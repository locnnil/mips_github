==> flow/design.v <==
module InstFetch(
	input clk, rst,
	output [31:0] IF_OUT  
);
wire [9:0] pco;
wire [9:0] instmem;
PC pc(
	.clk(clk),
	.rst(rst),
	.pc_out(pco)
);
instructionmemory IM(
	.clk(clk),
	.address(pco),
	.data_out(instmem)
);
Register RINST(
	.clk(clk),
	.rst(rst),
	.data_In(instmem),
	.data_Out(IF_OUT)
);
endmodule
module instructionmemory(clk, address, data_out);
	parameter DATA_WIDTH = 32, ADDR_WIDTH = 10;
	integer i;
	input clk;
	input[(ADDR_WIDTH - 1):0] address;  
	output reg[(DATA_WIDTH - 1):0] data_out;  
	reg [15:0] inst_mem;
	initial
	begin
		inst_mem[0] <= 32'b000011_01111_00000_0000101000000000;
		inst_mem[1] <= 32'b000011_01111_00001_0000101000000001;
		inst_mem[2] <= 32'b000011_01111_00010_0000101000000010;
		inst_mem[3] <= 32'b000011_01111_00011_0000101000000011;
		inst_mem[7] <= 32'b000010_00000_00001_00111_01010_110010;
		inst_mem[8] <= 32'b000010_00010_00011_01000_01010_100000;
		inst_mem[9] <= 32'b000010_00111_01000_01001_01010_100010;
		inst_mem[0] <= 32'b000011_01111_00000_0000101000000000;
		inst_mem[1] <= 32'b000011_01111_00001_0000101000000001;
		inst_mem[2] <= 32'b000011_01111_00010_0000101000000010;
		inst_mem[3] <= 32'b000011_01111_00011_0000101000000011;
		inst_mem[4] <= 32'b000011_01111_00100_0000101000000000;
		inst_mem[5] <= 32'b000011_01111_00101_0000101000000000;
		inst_mem[6] <= 32'b000011_01111_00110_0000101000000000;
		inst_mem[7] <= 32'b000010_00000_00001_00111_01010_110010;
		inst_mem[8] <= 32'b000010_00010_00011_01000_01010_100000;
		inst_mem[9] <= 32'b000010_00111_01000_01001_01010_100010;
	end
	always @ (posedge clk)
		 data_out <= inst_mem[address];
endmodule
module PC(
	clk, 			 
	rst, 			 
	pc_out		 
	);
	input clk, rst;
	output [9:0] pc_out;  
	reg [9:0] reg_pc;  
	always@(posedge clk or posedge rst)
	begin 
		if(rst)
			reg_pc <= 0; 	
		else
			reg_pc <= reg_pc + 1'b1;  
	end
	assign pc_out = reg_pc;
endmodule
module Register #(
	parameter DATA_WIDTH = 31
)
(
	input clk,
	input rst,
	input[DATA_WIDTH:0] data_In,
	output reg[DATA_WIDTH:0] data_Out
);
always @ (posedge clk) begin
	if(rst)
		data_Out <= 0;
	else
		data_Out <= data_In;
end
endmodule
From RTL to reports: InstFetch
The steps from the RTL of InstFetch to its reports follow in flow order.
Line numbers count from 1 in the design file above.
Cell names lack the library's common part.
{"block": "setup", "design": "InstFetch", "clock_port": "clk", "cell_library": "sky130hd", "corner": "tt_025C_1v80"}

Word-level counts
Source: Yosys, flattened and elaborated, memories not mapped. Widths are those after wreduce; folded enables and synchronous resets count as part of the registers. Registers that Yosys merges into a memory's read port (data or address) are not register bits. Print and check cells do not count. Equal cells are merged and count once.
{"block": "op_classes", "n_addsub": 1, "n_shift": 1}
{"block": "ops", "operator": "variable part select 16 x 10 -> 1 bit", "count": 1}
{"block": "ops", "operator": "adder 10 x 1 -> 10 bit with constant B", "count": 1}
{"block": "word_totals", "regBits": 12, "out_inout_bits": 32}

Depth
Depth = most cells in a row (Yosys ltp): at word level without a register or memory, in the mapped netlist without a sequential cell, where the memories' decode and read muxes count.
{"block": "logic_depth", "ltp_word": 1, "abc_area": 0, "depth_mapped": 2, "ltp_nobuf": 2}

Synthesis result
Source: synth_stat.txt of the flow (Yosys; design flattened, memories mapped). It holds for the ABC_AREA given above (unset counts as 0); a run with the other value may have another netlist.
Totals and module areas in this step are rounded.
{"block": "mapped", "mapped_cells": 46, "yosys_area_mm2": 0.0004304, "sequential_area_mm2": 0.0001401, "flip_flops": 6, "n_buf": 31}
{"block": "by_type", "type": "buf_4", "count": 31, "area_total_um2": 232.723}
{"block": "by_type", "type": "dfrtp_1", "count": 4, "area_total_um2": 100.096}
{"block": "by_type", "type": "dfxtp_1", "count": 2, "area_total_um2": 40.038}
{"block": "by_type", "type": "ha_1", "count": 1, "area_total_um2": 12.512}
{"block": "by_type", "type": "xnor2_1", "count": 1, "area_total_um2": 8.758}
{"block": "by_type", "type": "xor2_1", "count": 1, "area_total_um2": 8.758}
{"block": "by_type", "type": "inv_1", "count": 2, "area_total_um2": 7.507}
{"block": "by_type", "type": "nor2b_1", "count": 1, "area_total_um2": 6.256}
{"block": "by_type", "type": "nand3_1", "count": 1, "area_total_um2": 5.005}
{"block": "by_type", "type": "nor3_1", "count": 1, "area_total_um2": 5.005}
{"block": "by_type", "type": "conb_1", "count": 1, "area_total_um2": 3.754}
The figures by module come from a second, unflattened synthesis with its own total; it is not the netlist above.
{"block": "hier_totals", "hier_cells": 137, "hier_area_mm2": 0.001554}
Rows give one instance, submodules left out.
{"block": "by_module", "module": "Register", "n_inst": 1, "cells": 67, "mod_area_mm2": 0.0008633, "seq_area_mm2": 0.0006406}
{"block": "by_module", "module": "PC", "n_inst": 1, "cells": 35, "mod_area_mm2": 0.0004179, "seq_area_mm2": 0.0002502}
{"block": "by_module", "module": "instructionmemory", "n_inst": 1, "cells": 34, "mod_area_mm2": 0.000269, "seq_area_mm2": 0.00002}
{"block": "by_module", "module": "InstFetch", "n_inst": 1, "cells": 1, "mod_area_mm2": 0.0000038, "seq_area_mm2": 0}

Path before layout
Path of least setup slack by OpenSTA after synthesis, without wires, with an ideal clock, recovery checks aside; 20% of the period is set as input and as output delay. Where synthesis merged equal registers, the netlist keeps one of their names.
{"block": "synth_timing", "kind": "register to register", "from": "register pc.reg_pc[0]", "to": "register pc.reg_pc[2]", "period_ps": 810, "launch_ps": 0, "arrival_time_ps": 717, "setup_slack_ps": -32, "path_delay_ps": 842, "path_stages": 3, "path_buffers": 0, "synth_period_reached_ps": 842}
"path_delay_ps" is the arrival time less input delay plus setup time.
"path_stages": output pins that drive a net of the path, with the launching flip-flop's if there is one; two outputs of one cell count as two.
"synth_period_reached_ps" = period - worst setup slack (recovery checks aside). The figure is calculated, with input and output delays left at 20% of the set period.
The rows between start and end are the longest chain of elaborated cells between them; the timing report does not say that the signal goes this way. Where chains are equally long, one stands for them.
Each line given opens the expression or statement behind the cell; cells for indexed reads and writes are added by Yosys, which also makes memories of some case tables.
{"block": "synth_via", "cell_sequence": "dfrtp_1 -> ha_1 -> xor2_1", "elab_chain_len": 1}
{"block": "synth_rtl", "element": "from (decl)", "line_no": 61, "rtl": "reg [9:0] reg_pc;"}
{"block": "synth_rtl", "element": "from (assign)", "line_no": 65, "rtl": "reg_pc <= 0;"}
{"block": "synth_rtl", "element": "from (assign)", "line_no": 67, "rtl": "reg_pc <= reg_pc + 1'b1;"}
{"block": "synth_rtl", "element": "adder 10 x 1 -> 10 bit", "line_no": 67}
{"block": "synth_rtl", "element": "to (assign)", "line_no": 65}
{"block": "synth_rtl", "element": "to (assign)", "line_no": 67}
{"block": "synth_rtl", "element": "to (decl)", "line_no": 61}

Worst path after layout
Path of least setup slack in the final report of flow run B (OpenROAD, finished layout, wires in). Where an end is a register, its clock arrival counts in the times.
The report prints the path's times to 10 ps; the period is as set.
{"block": "layout_timing", "kind": "register to register", "from": "register pc.reg_pc[0]", "to": "register pc.reg_pc[2]", "period_ps": 615, "launch_ps": 240, "arrival_time_ps": 960, "setup_slack_ps": -220, "path_stages": 3, "path_buffers": 0}
The rows between start and end are the longest chain of elaborated cells between them; the timing report does not say that the signal goes this way. Where chains are equally long, one stands for them.
{"block": "layout_via", "cell_sequence": "dfrtp_1 -> ha_2 -> xor2_1", "elab_chain_len": 1}
{"block": "layout_rtl", "element": "from (decl)", "line_no": 61, "rtl": "reg [9:0] reg_pc;"}
{"block": "layout_rtl", "element": "from (assign)", "line_no": 65, "rtl": "reg_pc <= 0;"}
{"block": "layout_rtl", "element": "from (assign)", "line_no": 67, "rtl": "reg_pc <= reg_pc + 1'b1;"}
{"block": "layout_rtl", "element": "adder 10 x 1 -> 10 bit", "line_no": 67}
{"block": "layout_rtl", "element": "to (assign)", "line_no": 65}
{"block": "layout_rtl", "element": "to (assign)", "line_no": 67}
{"block": "layout_rtl", "element": "to (decl)", "line_no": 61}

FLOW RESULTS
============

2 stored runs of InstFetch in the flow (synthesis by Yosys, layout by OpenROAD, sky130hd cells), in arbitrary order. Constraints: input delay and output delay 20% of the set period each, output load 0.01 pF.
"achievedPeriod_ps" means the clock period less the worst setup slack. The figure is calculated, with input and output delays left at 20% of the set period.
"worst_setup_path_time_ps": the worst setup path's part of the clock period (all of it between registers, 20% less for each end at a port) less its slack. A launch clock that arrives late makes it longer, a capture clock that arrives late makes it shorter.
"fin_power_mw" is the tool's figure for a default switching activity; nothing was simulated.
"worst_setup_path_time_ps" is given in steps of 10 ps.
The results are shown rounded.

{"run": "flow run A", "settings": { "period_ns": 0.927, "CORE_UTILIZATION": 72, "SETUP_SLACK_MARGIN": 0.12, "PLACE_DENSITY_LB_ADDON": 0.07, "CORE_ASPECT_RATIO": 1.63, "CORE_MARGIN": 2, "CELL_PAD_IN_SITES_DETAIL_PLACEMENT": 0, "MAX_ROUTING_LAYER": "met5", "CAP_MARGIN": 20, "SLEW_MARGIN": 20 }, "outcome": "unfinished; error PDN-0185 in floorplanning"}
{"run": "flow run B", "settings": { "period_ns": 0.615, "CORE_UTILIZATION": 24, "SETUP_SLACK_MARGIN": 0.07, "TNS_END_PERCENT": 15, "ABC_AREA": 0, "GPL_ROUTABILITY_DRIVEN": 0, "CTS_CLUSTER_DIAMETER": 375, "CAP_MARGIN": 40, "SLEW_MARGIN": 20, "CORE_MARGIN": 2 }, "results": { "ys_area_mm2": 0.0004304, "final_setup_ws_ps": -216, "fin_power_mw": 0.8594, "util_frac": 0.228, "achievedPeriod_ps": 831, "design.die.area_mm2": 0.002148, "worst_setup_path_time_ps": 830, "critical_path_kind": "register to register", "cell_area_final_mm2": 0.0003891, "setupTns_ps": -867 }}
